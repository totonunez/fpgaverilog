==> flow/design.v <==
module ALU(
    input CLK100MHZ,
    input [3:0] Num1, Num2,
    input [1:0] Op,
    output [3:0] LED1, LED2,
    output [1:0] LED_Op,
    output reg [7:0] AN,
    output reg [6:0] display
    );
    reg [7:0] result;
    reg [3:0] digito;
    reg [18:0] refresh;
    wire [2:0] active_display;
    assign LED1 = Num1;
    assign LED2 = Num2;
    assign LED_Op = Op;
    always @(*)
    begin
        case(Op)
        2'b00:  
            result = Num1 + Num2;
        2'b01:  
            result = (Num1 > Num2)?(Num1 - Num2):(Num2 - Num1);
        2'b10:  
            result = Num1 * Num2;
        2'b11:  
            result = Num1 / Num2;    
        default:
            result = Num1 + Num2;
        endcase
    end
    always @(posedge CLK100MHZ)
    begin
        if(refresh >= 500000)
            refresh <= 0;
        else
            refresh <= refresh + 1;
    end
    assign active_display = refresh[18:16];
    always @(*)
    begin
        case(active_display)
            3'b000: begin
                AN = 8'b11111110;
                begin
                  if (Op==3 & Num2 == 0)
                    digito = 8;
                  else
                    digito = result%100%10;
                end
                   end
            3'b001: begin
                AN = 8'b11111101;
                begin
                  if (Op==3 & Num2==0)
                    digito = 8;
                  else
                    digito = result%100/10;
                end
                   end
            3'b010: begin                                
                AN = 8'b11111011;
                begin
                  if (Op==1 & Num2 > Num1)
                    digito = 10;
                  else
                    digito = result/100;
                end
                   end
            3'b011: begin
                AN = 8'b11110111;
                digito = Op;
                   end
            3'b100: begin
                AN = 8'b11101111;
                digito = Num2%100%10;
                   end 
            3'b101: begin
                AN = 8'b11011111;
                 digito = Num2%100/10;
                   end                    
            3'b110: begin
                 AN = 8'b10111111;
                 digito = Num1%100%10;
                   end  
            3'b111: begin
                 AN = 8'b01111111;
                 digito = Num1%100/10;
                   end                            
        endcase
    end
    always @(*)
    begin
        case(digito)
        4'b0000: display = 7'b0000001;  
        4'b0001: display = 7'b1001111;  
        4'b0010: display = 7'b0010010;  
        4'b0011: display = 7'b0000110;  
        4'b0100: display = 7'b1001100;  
        4'b0101: display = 7'b0100100;  
        4'b0110: display = 7'b0100000;  
        4'b0111: display = 7'b0001111;  
        4'b1000: display = 7'b0000000;  
        4'b1001: display = 7'b0000100;  
        4'b1010: display = 7'b1111110;  
        default: display = 7'b0000001;  
        endcase 
    end
endmodule
# --- Tool chain data of ALU ---
# What the tools print for ALU, step after step.
# Lines are those of the file above, counted from 1.
# Operators: Yosys type, input widths -> output width; for muxes data width and select width s.
# Library cell names are shortened.
setup:
  top_module: "ALU"
  clock: "CLK100MHZ"
  library: "sky130hd"
  lib_corner: "tt_025C_1v80"

# --- After elaboration ---
# Yosys after proc, flatten, opt, wreduce and memory -nomap, before mapping. Enables and synchronous resets that opt folds into registers are not counted as muxes. Memory bits, and registers merged into a memory's read port (data or address), are not among the register bits. Print and check cells are not counted. Equal cells are merged and count once.
# Memory sizes are those after Yosys's memory passes, which may raise the word count (mostly to a power of two), join words into wider ones and drop unused or constant bits.
word_totals:
  reg_bits: 19
  rom_bits: 112
  mem_count: 1
  in_bits: 11
  output_inout_bits: 25
  elab_cells: 43
memory_table:
  columns: ["name", "size", "width", "rd", "wr", "line_no", "text"]
  rows:
  - ["(no name shown)", 16, 7, 1, 0, 94, "case(digito)"]
classes:
  addsub: 4
  mul: 1
  n_div: 11
  cmp: 3
  equal: 10
  mux: 7
  bitwise: 2
  reduce_logical: 3
op_table:
  columns: ["op", "n"]
  rows:
  - ["$div 32x4->32 const B", 3]
  - ["$mod 32x4->32 const B", 3]
  - ["$mod 4x7->32 const B", 2]
  - ["$div 8x7->32 const B", 1]
  - ["$mod 8x7->32 const B", 1]
  - ["$pmux 8 s8", 1]
  - ["$div 4x4->8", 1]
  - ["$mul 4x4->8", 1]
  - ["$pmux 8 s4", 1]
  - ["$pmux 4 s8", 1]
  - ["$add 19x1->19 const B", 1]
  - ["$ge 19x19->1 const B", 1]
  - ["$eq 3x3->1 const B", 4]
  - ["$mux 4", 3]
  - ["$sub 4x4->5", 2]
  - ["$gt 4x4->1", 2]
  - ["$mux 8", 1]
  - ["$eq 3x2->1 const B", 2]
  - ["$add 4x4->5", 1]
  - ["$eq 2x2->1 const B", 2]
  - ["$logic_not 4->1", 1]
  - ["$eq 3x1->1 const B", 1]
  - ["$logic_not 3->1", 1]
  - ["$and 1x1->1", 2]
  - ["$eq 2x1->1 const B", 1]
  - ["$logic_not 2->1", 1]

# --- Depth ---
# Longest topological path by Yosys (ltp), each cell counted once; first at word level (registers and memories cut), then after technology mapping (sequential cells cut; the memories' decode and read muxes count).
depth:
  word_depth: 7
  abc_area: 0
  ltp_mapped: 85
  ltp_nobuf: 80

# --- Synthesis result ---
# The flow's flattened synthesis, as Yosys stat reports it; memories are mapped. The netlist is that of the ABC_AREA named above (0 if unset); the other value can give another one.
# Totals and module areas in this step are rounded.
mapped:
  cell_count: 895
  mapped_area_um2: 6339
  ffs: 19
  buf_cells: 40
types:
  columns: ["cell", "n", "area_total_um2"]
  rows:
  - ["ha_1", 69, 863.328]
  - ["dfxtp_1", 19, 380.365]
  - ["nor2_1", 90, 337.824]
  - ["o21ai_0", 51, 255.245]
  - ["nand2_1", 66, 247.738]
  - ["a21oi_1", 45, 225.216]
  - ["nor3_1", 41, 205.197]
  - ["inv_1", 49, 183.926]
  - ["xnor2_1", 21, 183.926]
  - ["xor2_1", 20, 175.168]
  - ["nand3_1", 31, 155.149]
  - ["o21a_1", 19, 142.637]
  - ["fa_1", 7, 140.134]
  - ["a21o_1", 16, 120.115]
  - ["o211ai_1", 16, 120.115]
  - ["or3_1", 16, 100.096]
  - ["nor2b_1", 15, 93.84]
  - ["a211o_1", 10, 87.584]
# Other cell types: 82; their cells: 294.

# --- Path before layout ---
# Source: OpenSTA report_checks on the synthesized netlist (no wires, ideal clock, input and output delay 20% of the period each), path of least setup slack; recovery checks are left aside. Register names are those of the netlist, which keeps one name where synthesis merged equal registers.
synth_timing:
  path_kind: "in2out"
  from: "input port Num2[2]"
  to: "output port display[3]"
  period_ps: 23100
  launch_ps: 4620
  t_arrival_ps: 19578
  required_time_ps: 18480
  path_slack_ps: -1098
  path_delay_ps: 14958
  path_stages: 74
  path_buffers: 3
  synth_period_reached_ps: 24198
# "path_delay_ps" is the arrival time less input delay plus setup time.
# A path that ends at an output port has no setup time.
# "path_stages": output pins that drive a net of the path, with the launching flip-flop's if there is one; two outputs of one cell count as two.
# "synth_period_reached_ps" is the clock period less the worst setup slack; recovery checks do not enter. This is arithmetic on one report: input and output delays are still those of the set period (20% each).
# The rows between start and end are the longest chain of elaborated cells between them; the timing report does not say that the signal goes this way. Where chains are equally long, one stands for them.
# A line is the first line of the expression or statement that the cell stems from. Yosys adds cells for indexed reads and writes and turns some case tables into memories.
# The chain passes a memory read, where the word-level depth is cut; so it can be longer than that depth.
synth_via:
  cell_sequence: "inv_1 > ha_1 > o21bai_1 > a21o_1 > o211a_1 > nor2b_1 > ha_1 > or3_1 > o22ai_2 > nor3_1 > a21o_1 > ha_1 > o2111ai_1 > nand3_1 > a31oi_2 > o21ai_2 > nor2_1 > a21oi_1 > [... 38 more ...] > mux2_4 > o41a_1 > a22oi_2 > a211o_1 > and2_2 > and4bb_1 > or2_1 > buf_2 > nand4_1 > a41oi_4 > or4_1 > a21oi_1 > o211ai_1 > a211oi_2 > inv_1 > ha_1 > mux2_4 > a22o_1"
  elab_chain_len: 8
synth_rtl:
  columns: ["element", "line_no", "text"]
  rows:
  - ["from (decl)", 3, "input [3:0] Num1, Num2,"]
  - ["$gt 4x4->1", 23, "result = (Num1 > Num2)?(Num1 - Num2):(Num2 - Num1);"]
  - ["$mux 8", 23, null]
  - ["$pmux 8 s4", 19, "case(Op)"]
  - ["$mod 8x7->32", 58, "digito = result%100/10;"]
  - ["$div 32x4->32", 58, null]
  - ["$mux 4", 55, "if (Op==3 & Num2==0)"]
  - ["$pmux 4 s8", 42, "case(active_display)"]
  - ["$mem_v2 16x7", 94, "case(digito)"]
  - ["to (decl)", 8, "output reg [6:0] display"]

# --- Worst path after layout ---
# Path of least setup slack in the final report of run 1 (OpenROAD, finished layout, wires in). Where an end is a register, its clock arrival counts in the times.
# The report prints the path's times to 10 ps; the period is as set.
layout_timing:
  path_kind: "in2out"
  from: "input port Num2[2]"
  to: "output port display[5]"
  period_ps: 16800
  launch_ps: 3360
  t_arrival_ps: 17430
  required_time_ps: 13440
  path_slack_ps: -3990
  path_stages: 77
  path_buffers: 9
# The rows between start and end are the longest chain of elaborated cells between them; the timing report does not say that the signal goes this way. Where chains are equally long, one stands for them.
# The chain passes a memory read, where the word-level depth is cut; so it can be longer than that depth.
layout_via:
  cell_sequence: "buf_8 > clkinvlp_4 > ha_4 > o21bai_1 > a21o_1 > o211a_1 > nor2b_4 > ha_4 > or3_4 > o22ai_4 > nor3_2 > a21o_1 > ha_4 > o2111ai_4 > nand3_2 > a31oi_4 > o21ai_4 > mux2_2 > [... 41 more ...] > o32a_1 > buf_4 > or4_1 > a31o_1 > and2_4 > nand3b_1 > o22ai_2 > or4_4 > a21oi_4 > o211ai_1 > a211oi_2 > buf_4 > ha_4 > buf_6 > buf_6 > nor3_4 > a21o_1 > buf_2"
  elab_chain_len: 8
layout_rtl:
  columns: ["element", "line_no", "text"]
  rows:
  - ["from (decl)", 3, "input [3:0] Num1, Num2,"]
  - ["$gt 4x4->1", 23, "result = (Num1 > Num2)?(Num1 - Num2):(Num2 - Num1);"]
  - ["$mux 8", 23, null]
  - ["$pmux 8 s4", 19, "case(Op)"]
  - ["$mod 8x7->32", 58, "digito = result%100/10;"]
  - ["$div 32x4->32", 58, null]
  - ["$mux 4", 55, "if (Op==3 & Num2==0)"]
  - ["$pmux 4 s8", 42, "case(active_display)"]
  - ["$mem_v2 16x7", 94, "case(digito)"]
  - ["to (decl)", 8, "output reg [6:0] display"]

# Stored flow runs of ALU (2 of them; Yosys, OpenROAD, sky130hd). They differ in their settings and are not a sequence. Constraints: input delay and output delay 20% of the set period each, output load 0.01 pF.
# By "achievedPeriod_ps" is meant the clock period of the run minus its worst setup slack. This is arithmetic on one report: input and output delays are still those of the set period (20% each).
# "timing.worst_path_ps" is the time allowed to the run's worst setup path (the clock period less input and output delay, where it has them) less its slack. Clock arrival times count: a late capture clock shortens it, a late launch clock lengthens it.
# "timing.worst_path_ps" is given in steps of 10 ps.
# The measured numbers are rounded.
runs:
  - name: "run 1"
    settings:
      period_ns: 16.8
      CORE_UTILIZATION: 43
      SETUP_SLACK_MARGIN: 3.84
      CTS_CLUSTER_DIAMETER: 173
      CAP_MARGIN: 5
      CORE_MARGIN: 2
      SLEW_MARGIN: 20
    results:
      finish.utilization_frac: 0.722
      die_footprint_um2: 15730
      synthArea_um2: 6339
      post_route_stdcell_area_um2: 10450
      worstSetupSlack_ps: -3990
      timing.worst_path_ps: 14070
      worst_path_kind: "in2out"
      hold_worst_slack_ps: 505
      achievedPeriod_ps: 20790
      setupTns_ps: -27330
  - name: "run 2"
    settings:
      period_ns: 36.4
      CORE_UTILIZATION: 31
      SETUP_SLACK_MARGIN: 5.0
      PLACE_DENSITY_LB_ADDON: 0.2
      HOLD_SLACK_MARGIN: 0.09
      CORE_ASPECT_RATIO: 0.51
      CORE_MARGIN: 3
      ABC_AREA: 1
      GPL_TIMING_DRIVEN: 1
      GPL_ROUTABILITY_DRIVEN: 1
      MIN_ROUTING_LAYER: "met1"
      CAP_MARGIN: 20
      SLEW_MARGIN: 20
    results:
      finish.utilization_frac: 0.372
      die_footprint_um2: 21770
      synthArea_um2: 6182
      post_route_stdcell_area_um2: 7197
      worstSetupSlack_ps: 6578
      timing.worst_path_ps: 15260
      worst_path_kind: "in2out"
      hold_worst_slack_ps: 450
      achievedPeriod_ps: 29822
      setupTns_ps: 0
