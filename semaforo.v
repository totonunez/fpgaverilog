==> flow/design.v <==
module debounce(
    input clk,
    input i_btn,
    output reg o_state,
    output o_ondn,
    output o_onup
    );
    reg sync_0, sync_1;
    always @(posedge clk) sync_0 <= i_btn;
    always @(posedge clk) sync_1 <= sync_0;
    reg [18:0] counter;
    wire idle = (o_state == sync_1);
    wire max = &counter;
    always @(posedge clk)
    begin
        if (idle)
            counter <= 0;
        else
        begin
            counter <= counter + 1;
            if (max)
                o_state <= ~o_state;
        end
    end
    assign o_ondn = ~idle & max & ~o_state;
    assign o_onup = ~idle & max & o_state;
endmodule
`timescale 1ns / 1ps
module semaforossdd(
    input CLK100MHZ,
    input BTNC,    
    input BTNU,
    output reg [7:0] AN,
    output reg [6:0] display,
    output reg G16,
    output reg G17,
    output reg R16,
    output reg R17
    );
    reg [3:0] digito;
    reg [18:0] refresh;
    wire active_display;
    reg [26:0] CONTADOR_SEG;  
    wire SEGUNDO;  
    reg [5:0] DISPLAY;  
    wire btn0_state, btn0_dn, btn0_up;
    debounce d_btn0 (
        .clk(CLK100MHZ),
        .i_btn(BTNC),
        .o_state(btn0_state),
        .o_ondn(btn0_dn),
        .o_onup(btn0_up)
    );
        wire btn1_state, btn1_dn, btn1_up;
    debounce d_btn1 (
        .clk(CLK100MHZ),
        .i_btn(BTNU),
        .o_state(btn1_state),
        .o_ondn(btn1_dn),
        .o_onup(btn1_up)
    );
always @( posedge CLK100MHZ)   
        begin
        if(btn0_dn & DISPLAY <= 20)
        begin
            DISPLAY <= 35;
        end
        else if (SEGUNDO==1)
          begin if(DISPLAY>=54)
                    DISPLAY <= 0;
                else
                    DISPLAY <= DISPLAY + 1;
                end
        end
    always @(posedge CLK100MHZ)
    begin
        begin
            if(CONTADOR_SEG>=99999999)
                 CONTADOR_SEG <= 0;
            else
                CONTADOR_SEG <= CONTADOR_SEG + 1;
        end
    end
    assign SEGUNDO = (CONTADOR_SEG==99999999)?1:0;
always @(posedge CLK100MHZ)
        begin
            if(refresh >= 500000)
                refresh <= 0;
            else
                refresh <= refresh + 1;
        end
        assign active_display = refresh[18];
    always @(posedge CLK100MHZ)
        if (DISPLAY >= 0 & DISPLAY < 20)
        begin
        R16<=1;
        R17<=0;
        G16<=0;
        G17<=0;
        end
        else if (DISPLAY >= 20 & DISPLAY < 30)
        begin
        G16<=1;
        R16<=0;
        end
        else if (DISPLAY >= 30 & DISPLAY < 35)
        begin
        R16 = 1;
        end
        else if (DISPLAY >= 35 & DISPLAY < 40)
        begin
        R16<=0;
        G16=0;
        R17=1;
        end
        else if (DISPLAY >= 40 & DISPLAY < 50)
        begin
        G17=1;
        R17=0;
        end
        else if (DISPLAY >= 50 & DISPLAY < 55)
        begin
        R17=1;
        end
     always @(*)
         begin
             case(active_display)
                 1'b0: begin
                     AN = 8'b11111110;
                     digito = DISPLAY%10;
                     end
                 1'b1: begin
                     AN = 8'b11111101;
                     digito = DISPLAY/10;
                        end
             endcase
         end
    always @(*)
    begin
        case(digito)
        4'b0000: display = 7'b0000001;  
        4'b0001: display = 7'b1001111;  
        4'b0010: display = 7'b0010010;  
        4'b0011: display = 7'b0000110;  
        4'b0100: display = 7'b1001100;  
        4'b0101: display = 7'b0100100;  
        4'b0110: display = 7'b0100000;  
        4'b0111: display = 7'b0001111;  
        4'b1000: display = 7'b0000000;  
        4'b1001: display = 7'b0000100;  
        4'b1010: display = 7'b1111110;  
        default: display = 7'b0000001;  
        endcase
    end
endmodule
From RTL to reports: semaforossdd
The steps from the RTL of semaforossdd to its reports follow in flow order.
Lines are those of the file above, counted from 1.
{"block": "inputs", "top": "semaforossdd", "clock": "CLK100MHZ", "lib": "sky130hd", "corner": "tt_025C_1v80"}

Word-level counts
Source: Yosys, flattened and elaborated, memories not mapped. Widths are those after wreduce. Registers that Yosys merges into a memory's read port (data or address) are not register bits. Print and check cells do not count. Equal cells are merged and count once.
Memory sizes are those after Yosys's memory passes, which may raise the word count (mostly to a power of two), join words into wider ones and drop unused or constant bits.
{"block": "word_totals", "memories": 1, "in_bits": 3, "mem_bits_ro": 112, "regBits": 78}
{"block": "mem_list", "name": "(name not given)", "words": 16, "width": 7, "rd": 1, "wr": 0, "line_no": 140, "rtl": "case(digito)"}
{"block": "op_classes", "div": 2, "cmp": 16, "reduce_and_logical": 8, "logic": 15, "n_eq": 3, "mux": 12, "addsub": 4}
{"block": "op_table", "op": "6-bit by 4-bit divider with 32-bit output (second input constant)", "n": 1}
{"block": "op_table", "op": "6-bit by 4-bit remainder unit with 32-bit output (second input constant)", "n": 1}
{"block": "op_table", "op": "19-bit by 1-bit adder with 19-bit output (second input constant)", "n": 2}
{"block": "op_table", "op": "27-bit by 1-bit adder with 27-bit output (second input constant)", "n": 1}
{"block": "op_table", "op": "27-bit >= comparator (second input constant)", "n": 1}
{"block": "op_table", "op": "27-bit == test (second input constant)", "n": 1}
{"block": "op_table", "op": "6-bit >= comparator (second input constant)", "n": 4}
{"block": "op_table", "op": "6-bit < comparator (second input constant)", "n": 4}
{"block": "op_table", "op": "20-bit AND reduction", "n": 1}
{"block": "op_table", "op": "19-bit >= comparator (second input constant)", "n": 1}
{"block": "op_table", "op": "19-bit AND reduction", "n": 1}
{"block": "op_table", "op": "8-bit case mux with 2-bit select", "n": 1}
{"block": "op_table", "op": "6-bit by 5-bit >= comparator with 1-bit output (second input constant)", "n": 2}
{"block": "op_table", "op": "6-bit by 5-bit < comparator with 1-bit output (second input constant)", "n": 2}
{"block": "op_table", "op": "1-bit AND", "n": 9}
{"block": "op_table", "op": "1-bit two-way mux", "n": 9}
{"block": "op_table", "op": "4-bit case mux with 2-bit select", "n": 1}
{"block": "op_table", "op": "1-bit NOT", "n": 6}
{"block": "op_table", "op": "3-bit nonzero test", "n": 2}
{"block": "op_table", "op": "6-bit by 1-bit adder with 6-bit output (second input constant)", "n": 1}
{"block": "op_table", "op": "6-bit by 1-bit >= comparator with 1-bit output (second input constant)", "n": 1}
{"block": "op_table", "op": "6-bit by 5-bit less-or-equal comparator with 1-bit output (second input constant)", "n": 1}
{"block": "op_table", "op": "6-bit two-way mux", "n": 1}
{"block": "op_table", "op": "4-bit AND reduction", "n": 1}
{"block": "op_table", "op": "3-bit AND reduction", "n": 1}
{"block": "op_table", "op": "2-bit != test (second input constant)", "n": 1}
{"block": "op_table", "op": "2-bit AND reduction", "n": 1}
{"block": "op_table", "op": "2-bit nonzero test", "n": 1}
{"block": "op_table", "op": "1-bit == test", "n": 1}

Longest topological paths
Depth = most cells in a row (Yosys ltp): at word level without a register or memory, in the mapped netlist without a sequential cell, where the memories' decode and read muxes count.
{"block": "logic_depth", "word_depth": 5, "ABC_AREA": 0, "ltp_mapped": 20}

Mapped cells and area
Yosys stat after the flow's synthesis: flattened, memories mapped to cells. It holds for the ABC_AREA given above (unset counts as 0); a run with the other value may have another netlist.
{"block": "by_type", "cell": "sky130_fd_sc_hd__dfxtp_1", "n": 77}
{"block": "by_type", "cell": "sky130_fd_sc_hd__nor2_1", "n": 92}
{"block": "by_type", "cell": "sky130_fd_sc_hd__xor2_1", "n": 38}
{"block": "by_type", "cell": "sky130_fd_sc_hd__ha_1", "n": 19}
{"block": "by_type", "cell": "sky130_fd_sc_hd__xnor2_1", "n": 22}
{"block": "by_type", "cell": "sky130_fd_sc_hd__nand3_1", "n": 37}
{"block": "by_type", "cell": "sky130_fd_sc_hd__nand2_1", "n": 34}
{"block": "by_type", "cell": "sky130_fd_sc_hd__a21oi_1", "n": 19}
{"block": "by_type", "cell": "sky130_fd_sc_hd__nand4_1", "n": 12}
{"block": "by_type", "cell": "sky130_fd_sc_hd__inv_1", "n": 19}
{"block": "by_type", "cell": "sky130_fd_sc_hd__and3_1", "n": 11}
{"block": "by_type", "cell": "sky130_fd_sc_hd__buf_4", "n": 9}
{"block": "by_type", "cell": "sky130_fd_sc_hd__and4_1", "n": 7}
{"block": "by_type", "cell": "sky130_fd_sc_hd__nor3_1", "n": 11}
{"block": "by_type", "cell": "sky130_fd_sc_hd__and2_1", "n": 8}
{"block": "by_type", "cell": "sky130_fd_sc_hd__nor4_1", "n": 8}
{"block": "by_type", "cell": "sky130_fd_sc_hd__a31oi_1", "n": 7}
{"block": "by_type", "cell": "sky130_fd_sc_hd__mux2i_1", "n": 4}
Not listed: further types 44, cells in them 96.
{"block": "synth_totals", "cell_count": 530, "buf_cells": 26, "flip_flops": 78, "area_um2": 4380.5}
The figures by module come from a second, unflattened synthesis with its own total; it is not the netlist above.
{"block": "unflattened", "hier_cells": 500, "hier_area_um2": 4191.5}
Each row is one instance without its submodules.
{"block": "modules", "mod": "semaforossdd", "instances": 1, "area_um2": 3253.1, "seq_area_um2": 1121.1, "n_cells": 400}
{"block": "modules", "mod": "debounce", "instances": 1, "area_um2": 938.4, "seq_area_um2": 450.4, "n_cells": 100}

Timing after synthesis
OpenSTA on the mapped netlist: ideal clock, no wires. The path of least setup slack (recovery checks aside). Input and output delay are each 20% of the period. Register names are those of the netlist, which keeps one name where synthesis merged equal registers.
{"block": "synth_timing", "path_type": "register -> output", "startpoint": "reg DISPLAY[3]", "endpoint": "out display[2]", "clock_period_ns": 7.08, "required_ns": 5.664, "t_arrival_ns": 4.179, "path_delay_ns": 4.179, "n_path_buf": 2, "path_stages": 21, "path_slack_ns": 1.485, "synth_period_reached_ns": 5.595}
"path_delay_ns" = arrival - input delay + setup time.
A path that ends at an output port has no setup time.
"path_stages" counts driving pins, that of a launching flip-flop among them; a cell with two outputs on the path counts twice.
"synth_period_reached_ns" = period - worst setup slack (recovery checks aside). The figure is calculated, with input and output delays left at 20% of the set period.
Between the ends stands the longest chain of elaborated cells between them, by number of cells; it is not shown to be the way that was timed. Of several equally long chains one is given.
Each line given opens the expression or statement behind the cell; cells for indexed reads and writes are added by Yosys, which also makes memories of some case tables.
The chain passes a memory read, where the word-level depth is cut; so it can be longer than that depth.
A register here has more assigning lines than the two given.
{"block": "synth_between", "cell_sequence": "sky130_fd_sc_hd__dfxtp_1 -> sky130_fd_sc_hd__buf_4 -> sky130_fd_sc_hd__clkbuf_1 -> sky130_fd_sc_hd__clkinv_1 -> sky130_fd_sc_hd__ha_1 -> sky130_fd_sc_hd__inv_1 -> sky130_fd_sc_hd__ha_1 -> sky130_fd_sc_hd__nand2b_1 -> sky130_fd_sc_hd__o21a_1 -> sky130_fd_sc_hd__o32a_1 -> sky130_fd_sc_hd__and3_1 -> sky130_fd_sc_hd__xnor2_1 -> sky130_fd_sc_hd__nor2_1 -> sky130_fd_sc_hd__a21o_1 -> sky130_fd_sc_hd__ha_1 -> sky130_fd_sc_hd__inv_1 -> sky130_fd_sc_hd__nor3_1 -> sky130_fd_sc_hd__a31oi_1 -> sky130_fd_sc_hd__o221ai_1 -> sky130_fd_sc_hd__a21oi_1 -> sky130_fd_sc_hd__o32ai_1", "elab_chain_cells": 3}
{"block": "synth_lines", "element": "start, declared", "line_no": 45, "rtl": "reg [5:0] DISPLAY;"}
{"block": "synth_lines", "element": "start, assigned", "line_no": 66, "rtl": "DISPLAY <= 35;"}
{"block": "synth_lines", "element": "start, assigned", "line_no": 72, "rtl": "DISPLAY <= DISPLAY + 1;"}
{"block": "synth_lines", "element": "6-bit by 4-bit divider with 32-bit output", "line_no": 134, "rtl": "digito = DISPLAY/10;"}
{"block": "synth_lines", "element": "4-bit case mux with 2-bit select", "line_no": 127, "rtl": "case(active_display)"}
{"block": "synth_lines", "element": "memory read 16 x 7 bit", "line_no": 140, "rtl": "case(digito)"}
{"block": "synth_lines", "element": "end, declared", "line_no": 34, "rtl": "output reg [6:0] display,"}

Worst path after layout
Path of least setup slack in the final report of job 1 (OpenROAD, finished layout, wires in). Where an end is a register, its clock arrival counts in the times.
{"block": "layout_timing", "path_type": "register -> output", "startpoint": "reg DISPLAY[4]", "endpoint": "out display[2]", "clock_period_ns": 7.07, "path_stages": 21, "t_arrival_ns": 5.20, "required_ns": 5.66, "path_slack_ns": 0.46, "n_path_buf": 2}
Between the ends stands the longest chain of elaborated cells between them, by number of cells; it is not shown to be the way that was timed. Of several equally long chains one is given.
The chain passes a memory read, where the word-level depth is cut; so it can be longer than that depth.
A register here has more assigning lines than the two given.
{"block": "layout_between", "cell_sequence": "sky130_fd_sc_hd__dfxtp_1 -> sky130_fd_sc_hd__buf_4 -> sky130_fd_sc_hd__inv_1 -> sky130_fd_sc_hd__ha_1 -> sky130_fd_sc_hd__inv_1 -> sky130_fd_sc_hd__ha_1 -> sky130_fd_sc_hd__nand2b_1 -> sky130_fd_sc_hd__o21a_1 -> sky130_fd_sc_hd__o32a_1 -> sky130_fd_sc_hd__and3_1 -> sky130_fd_sc_hd__xnor2_1 -> sky130_fd_sc_hd__nor2_1 -> sky130_fd_sc_hd__a21o_1 -> sky130_fd_sc_hd__ha_1 -> sky130_fd_sc_hd__inv_1 -> sky130_fd_sc_hd__nor3_1 -> sky130_fd_sc_hd__a31oi_1 -> sky130_fd_sc_hd__o221ai_1 -> sky130_fd_sc_hd__a21oi_1 -> sky130_fd_sc_hd__o32ai_1 -> sky130_fd_sc_hd__clkdlybuf4s50_1", "elab_chain_cells": 3}
{"block": "layout_lines", "element": "start, declared", "line_no": 45, "rtl": "reg [5:0] DISPLAY;"}
{"block": "layout_lines", "element": "start, assigned", "line_no": 66, "rtl": "DISPLAY <= 35;"}
{"block": "layout_lines", "element": "start, assigned", "line_no": 72, "rtl": "DISPLAY <= DISPLAY + 1;"}
{"block": "layout_lines", "element": "6-bit by 4-bit divider with 32-bit output", "line_no": 134, "rtl": "digito = DISPLAY/10;"}
{"block": "layout_lines", "element": "4-bit case mux with 2-bit select", "line_no": 127, "rtl": "case(active_display)"}
{"block": "layout_lines", "element": "memory read 16 x 7 bit", "line_no": 140, "rtl": "case(digito)"}
{"block": "layout_lines", "element": "end, declared", "line_no": 34, "rtl": "output reg [6:0] display,"}

2 stored runs of semaforossdd in the flow (synthesis by Yosys, layout by OpenROAD, sky130hd cells), in arbitrary order. Constraints: input delay and output delay 20% of the set period each, output load 0.01 pF.
"achieved_clock_period_ns" is the run's clock period less its worst setup slack. It is reckoned from that one timing run; input and output delays stay at 20% of the period that was set.
"worst_path_time_ns" = time allowed to the worst setup path (clock period - input delay - output delay, where it has them) - its slack; a late launch clock adds to it, a late capture clock takes from it.
"design_power_uw": no workload was simulated; the value follows from the tool's default switching activity.

Job 1
==> flow/run.sh <==
#!/bin/bash
# the make line also repeats the synthesis and layout settings of config.mk as NAME=value (left out here)
make -C /OpenROAD-flow-scripts/flow DESIGN_CONFIG=/design/flow/config.mk WORK_HOME=/design/flow/orfs CLKGATE_MAP_FILE= finish
==> flow/config.mk <==
export PLATFORM = sky130hd
export DESIGN_NAME = semaforossdd
export DESIGN_NICKNAME = semaforossdd
export VERILOG_FILES = /design/flow/design.v
export SDC_FILE = /design/flow/constraint.sdc
export NUM_CORES = 4
export LEC_CHECK = 0
export ABC_AREA = 0
export CAP_MARGIN = 20
export CELL_PAD_IN_SITES_DETAIL_PLACEMENT = 1
export CORE_ASPECT_RATIO = 1.15
export CORE_MARGIN = 2
export CORE_UTILIZATION = 24
export MIN_ROUTING_LAYER = met1
export PLACE_DENSITY = 0.88
export SLEW_MARGIN = 20
export TNS_END_PERCENT = 80
==> flow/constraint.sdc <==
create_clock -name core_clock -period 7.07 [get_ports {CLK100MHZ}]
set_input_delay 1.4140 -clock core_clock [delete_from_list [all_inputs] [get_ports {CLK100MHZ}]]
set_output_delay 1.4140 -clock core_clock [all_outputs]
set_load 0.01 [all_outputs]

==> results of job 1, as JSON <==
{
  "synthArea_um2": 4380.5,
  "final_die_area_um2": 19350.8,
  "final_stdcell_area_um2": 5016.1,
  "layout_utilization_pct": 28.2,
  "worstSetupSlack_ns": 0.459,
  "total_negative_slack_ns": 0.000,
  "hold_ws_ns": 0.327,
  "design_power_uw": 886.3,
  "achieved_clock_period_ns": 6.611,
  "worst_path_time_ns": 5.20,
  "worst_setup_path_type": "register -> output"
}

Job 2
==> flow/run.sh <==
#!/bin/bash
# the make line also repeats the synthesis and layout settings of config.mk as NAME=value (left out here)
make -C /OpenROAD-flow-scripts/flow DESIGN_CONFIG=/design/flow/config.mk WORK_HOME=/design/flow/orfs CLKGATE_MAP_FILE= finish
==> flow/config.mk <==
export PLATFORM = sky130hd
export DESIGN_NAME = semaforossdd
export DESIGN_NICKNAME = semaforossdd
export VERILOG_FILES = /design/flow/design.v
export SDC_FILE = /design/flow/constraint.sdc
export NUM_CORES = 4
export LEC_CHECK = 0
export CAP_MARGIN = 20
export CORE_MARGIN = 2
export CORE_UTILIZATION = 40
export SETUP_SLACK_MARGIN = -0.58
export SLEW_MARGIN = 20
==> flow/constraint.sdc <==
create_clock -name core_clock -period 6.06 [get_ports {CLK100MHZ}]
set_input_delay 1.2120 -clock core_clock [delete_from_list [all_inputs] [get_ports {CLK100MHZ}]]
set_output_delay 1.2120 -clock core_clock [all_outputs]
set_load 0.01 [all_outputs]

==> results of job 2, as JSON <==
{
  "synthArea_um2": 4380.5,
  "final_die_area_um2": 11803.7,
  "final_stdcell_area_um2": 4832.1,
  "layout_utilization_pct": 45.0,
  "worstSetupSlack_ns": 0.045,
  "total_negative_slack_ns": 0.000,
  "hold_ws_ns": 0.330,
  "design_power_uw": 940.5,
  "achieved_clock_period_ns": 6.015,
  "worst_path_time_ns": 4.80,
  "worst_setup_path_type": "register -> output"
}
