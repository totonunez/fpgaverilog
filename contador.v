==> flow/design.v <==
module contador(
    input CLK100MHZ,
	input RST,
	output reg [7:0] AN,
	output reg [6:0] OUT
	);
	reg [26:0] CONTADOR_SEG;  
    wire SEGUNDO;  
    reg [3:0] DISPLAY;  
	always @(posedge CLK100MHZ or posedge RST)
	begin
		if(RST==1)
			CONTADOR_SEG <= 0;
		else begin
			if(CONTADOR_SEG>=99999999) 
                 CONTADOR_SEG <= 0;
            else
                CONTADOR_SEG <= CONTADOR_SEG + 1;
		end
	end
	assign SEGUNDO = (CONTADOR_SEG==99999999)?1:0;
	always @(posedge CLK100MHZ or posedge RST)
	begin
		if(RST==1)
			DISPLAY <= 0;
		else if(SEGUNDO==1) begin
		    if(DISPLAY>=9)
		        DISPLAY <= 0;
		    else
		        DISPLAY <= DISPLAY + 1;
		end 
	end
	always @(*)
    begin
        case(DISPLAY)
        4'b0000: OUT = 7'b0000001;  
        4'b0001: OUT = 7'b1001111;  
        4'b0010: OUT = 7'b0010010;  
        4'b0011: OUT = 7'b0000110;  
        4'b0100: OUT = 7'b1001100;  
        4'b0101: OUT = 7'b0100100;  
        4'b0110: OUT = 7'b0100000;  
        4'b0111: OUT = 7'b0001111;  
        4'b1000: OUT = 7'b0000000;  
        4'b1001: OUT = 7'b0000100;  
        default: OUT = 7'b0000001;  
        endcase
        AN = 8'b11111110;  
    end
endmodule
Step by step through the tools: contador
Tool output for the design above, in the order of the flow. Lines are those of the file above, counted from 1. Library cell names are shortened. Not given: n/a

Top: contador. Clock: CLK100MHZ. Library: sky130hd. Corner: tt_025C_1v80.

Elaborated design
Counts by Yosys on the flattened word-level netlist (proc, flatten, opt, wreduce; memories kept). Register bits leave out memories and registers merged into their read ports (data or address); mux counts leave out enables and synchronous resets folded into registers. Print and check cells are left out. Cells with the same type and inputs are merged into one. Memory sizes are those after Yosys's memory passes, which may raise the word count (mostly to a power of two), join words into wider ones and drop unused or constant bits.

For memory bits (read-only) the number is 112. For output and inout port bits the number is 15. For elaborated cells the number is 11. Under bits in registers stands 31. For memory cells the number is 1.

Memories: (no name shown) (depth 16, width 7, read ports 1, write ports 0, RTL line 35) `case(DISPLAY)`.

For muxes and demuxes the number is 3. For magnitude comparators the number is 2. For equality and inequality tests the number is 1. For add/sub/neg operators the number is 2.

Operator list (count): 27-bit by 1-bit adder with 27-bit output (second input constant) (1); 27-bit >= comparator (second input constant) (1); 27-bit equality test (second input constant) (1); 27-bit 2-to-1 mux (1); 4-bit by 1-bit adder with 4-bit output (second input constant) (1); 4-bit >= comparator (second input constant) (1); 4-bit 2-to-1 mux (1); 1-bit 2-to-1 mux (1).

Depth
Depth = most cells in a row (Yosys ltp): at word level without a register or memory, in the mapped netlist without a sequential cell, where the memories' decode and read muxes count.

Word-level depth: 2. For ABC_AREA the number is 0. For gate-level depth with buffers the number is 8. The figure for depth with buffers taken out is 7.

Netlist
Source: synth_stat.txt of the flow (Yosys; design flattened, memories mapped). It holds for the ABC_AREA given above (unset counts as 0); a run with the other value may have another netlist. Totals and module areas in this step are rounded.

The entry for mapped area reads 1950 µm². Under buffers stands 15. The entry for sequential part of the area reads 776 µm². Flip-flops: 31. The entry for mapped cells reads 204.

Cells by type: dfrtp_1 (count 31, total area 775.744 µm²); xnor2_1 (count 16, total area 140.134 µm²); nor2_4 (count 12, total area 135.13 µm²); xor2_1 (count 9, total area 78.826 µm²); ha_1 (count 6, total area 75.072 µm²); nor2_1 (count 20, total area 75.072 µm²); nand3_1 (count 13, total area 65.062 µm²); buf_4 (count 8, total area 60.058 µm²); nor2_2 (count 9, total area 56.304 µm²); nand2_1 (count 13, total area 48.797 µm²); and4_1 (count 5, total area 43.792 µm²); buf_12 (count 2, total area 40.038 µm²); inv_1 (count 9, total area 33.782 µm²); and3_1 (count 5, total area 31.28 µm²); nand4_1 (count 5, total area 31.28 µm²); nor3_1 (count 6, total area 30.029 µm²); nand2b_1 (count 4, total area 25.024 µm²); a21oi_1 (count 4, total area 20.019 µm²).

Not listed: further types 19, cells in them 27.

Timing after synthesis
OpenSTA on the mapped netlist: ideal clock, no wires. The path of least setup slack (recovery checks aside). Input and output delay are each 20% of the period. Register names are those of the netlist, which keeps one name where synthesis merged equal registers.

Path kind: flip-flop to flip-flop. From: register CONTADOR_SEG[9]. To: register CONTADOR_SEG[23]. Under delay of the path stands 1.835 ns. The entry for launch time at the first pin reads 0.000 ns. The entry for slack reads 0.336 ns. Driving pins on the path: 8. The entry for data arrival time reads 1.766 ns. For period the number is 2.17 ns. Under library setup time stands 0.069 ns. For period reached after synthesis the number is 1.834 ns.

"delay of the path" = arrival - input delay + setup time. "driving pins on the path": output pins that drive a net of the path, with the launching flip-flop's if there is one; two outputs of one cell count as two. "period reached after synthesis" is the clock period less the worst setup slack; recovery checks do not enter. This is arithmetic on one report: input and output delays are still those of the set period (20% each). Between the ends stands the longest chain of elaborated cells between them, by number of cells; it is not shown to be the way that was timed. Of several equally long chains one is given. A line is the first line of the expression or statement that the cell stems from. Yosys adds cells for indexed reads and writes and turns some case tables into memories. A register here has more assigning lines than the two given.

Cell sequence: dfrtp_1 or4_4 nor2_4 a21oi_2 or3_1 buf_6 buf_12 nor2_4. The entry for length of the longest elaborated chain reads 2.

Ends and longest elaborated chain, post-synthesis: from (decl) (RTL line 7) `reg [26:0] CONTADOR_SEG;`; from (assign) (RTL line 13) `CONTADOR_SEG <= 0;`; from (assign) (RTL line 18) `CONTADOR_SEG <= CONTADOR_SEG + 1;`; 27-bit by 1-bit adder with 27-bit output (RTL line 18); 27-bit 2-to-1 mux (RTL line 15) `if(CONTADOR_SEG>=99999999)`; to (assign) (RTL line 16) `CONTADOR_SEG <= 0;`; to (assign) (RTL line 18); to (decl) (RTL line 7).

Worst path after layout
From the final timing report of record 1: the path of least setup slack in the routed layout; clock arrival at registers is part of the times.

Path kind: flip-flop to output port. From: register DISPLAY[0]. To: output port OUT[3]. The entry for data arrival time reads 2.04 ns. For output delay the number is 0.77 ns. For period the number is 3.86 ns. The entry for slack reads 1.05 ns. The entry for launch time at the first pin reads 0.29 ns. Driving pins on the path: 7.

Between the ends stands the longest chain of elaborated cells between them, by number of cells; it is not shown to be the way that was timed. Of several equally long chains one is given. The chain passes a memory read, where the word-level depth is cut; so it can be longer than that depth. A register here has more assigning lines than the two given.

Cell sequence: dfrtp_1 inv_1 ha_1 inv_1 nand2_1 a21oi_1 clkdlybuf4s50_1. The entry for length of the longest elaborated chain reads 1.

Ends and longest elaborated chain, after layout: from (decl) (RTL line 9) `reg [3:0] DISPLAY;`; from (assign) (RTL line 25) `DISPLAY <= 0;`; from (assign) (RTL line 30) `DISPLAY <= DISPLAY + 1;`; memory 16 x 7 bit (RTL line 35) `case(DISPLAY)`; to (decl) (RTL line 5) `output reg [6:0] OUT`.

Stored flow runs of contador (2 of them; Yosys, OpenROAD, sky130hd). They differ in their settings and are not a sequence. Constraints: input delay and output delay 20% of the set period each, output load 0.01 pF. By "achieved period" is meant the clock period of the run minus its worst setup slack. This is arithmetic on one report: input and output delays are still those of the set period (20% each). "time on the worst setup path" means the part of the period allowed to the worst setup path (the constraints hold back 20% at inputs and 20% at outputs) less its slack; where the path has registers, the arrival times of their clocks count too. "power" is the tool's figure for a default switching activity; nothing was simulated. Results are given in rounded form.

Files of record 1:
==> flow/run.sh <==
#!/bin/bash
# the make line also repeats the synthesis and layout settings of config.mk as NAME=value (left out here)
make -C /OpenROAD-flow-scripts/flow DESIGN_CONFIG=/design/flow/config.mk WORK_HOME=/design/flow/orfs CLKGATE_MAP_FILE= finish
==> flow/config.mk <==
export PLATFORM = sky130hd
export DESIGN_NAME = contador
export DESIGN_NICKNAME = contador
export VERILOG_FILES = /design/flow/design.v
export SDC_FILE = /design/flow/constraint.sdc
export NUM_CORES = 4
export LEC_CHECK = 0
export CAP_MARGIN = 0
export CORE_MARGIN = 2
export CORE_UTILIZATION = 43
export MAX_ROUTING_LAYER = met4
export MIN_ROUTING_LAYER = met2
export PLACE_DENSITY = 0.87
export SETUP_SLACK_MARGIN = 0.65
export SLEW_MARGIN = 20
==> flow/constraint.sdc <==
create_clock -name core_clock -period 3.86 [get_ports {CLK100MHZ}]
set_input_delay 0.7720 -clock core_clock [delete_from_list [all_inputs] [get_ports {CLK100MHZ}]]
set_output_delay 0.7720 -clock core_clock [all_outputs]
set_load 0.01 [all_outputs]

Results of record 1. The measured worst slack on setup checks is 1.05 ns. The measured achieved period is 2.809 ns. For the total negative slack the run shows 0.000 ns. The cell area after synthesis is 1,950 µm². For the power the run shows 0.620 mW. For the post-route utilization the run shows 48.3 %. For the smallest hold slack the run shows 0.491 ns. The time on the worst setup path comes to 2.04 ns. Type of the worst setup path: flip-flop to output port. The area of the die reads 5,080 µm².

Files of record 2:
==> flow/run.sh <==
#!/bin/bash
# the make line also repeats the synthesis and layout settings of config.mk as NAME=value (left out here)
make -C /OpenROAD-flow-scripts/flow DESIGN_CONFIG=/design/flow/config.mk WORK_HOME=/design/flow/orfs CLKGATE_MAP_FILE= finish
==> flow/config.mk <==
export PLATFORM = sky130hd
export DESIGN_NAME = contador
export DESIGN_NICKNAME = contador
export VERILOG_FILES = /design/flow/design.v
export SDC_FILE = /design/flow/constraint.sdc
export NUM_CORES = 4
export LEC_CHECK = 0
export ABC_AREA = 1
export CAP_MARGIN = 5
export CELL_PAD_IN_SITES_DETAIL_PLACEMENT = 2
export CORE_MARGIN = 8
export CORE_UTILIZATION = 29
export GPL_TIMING_DRIVEN = 0
export MIN_ROUTING_LAYER = met1
export PLACE_DENSITY_LB_ADDON = 0.12
export SLEW_MARGIN = 20
==> flow/constraint.sdc <==
create_clock -name core_clock -period 2.51 [get_ports {CLK100MHZ}]
set_input_delay 0.5020 -clock core_clock [delete_from_list [all_inputs] [get_ports {CLK100MHZ}]]
set_output_delay 0.5020 -clock core_clock [all_outputs]
set_load 0.01 [all_outputs]

Results of record 2. The measured worst slack on setup checks is 0.118 ns. The measured achieved period is 2.392 ns. For the total negative slack the run shows 0.000 ns. The cell area after synthesis is 2,210 µm². For the power the run shows 0.939 mW. For the post-route utilization the run shows 33.6 %. For the smallest hold slack the run shows 0.466 ns. The time on the worst setup path comes to 1.89 ns. Type of the worst setup path: flip-flop to output port. The area of the die reads 10,700 µm².
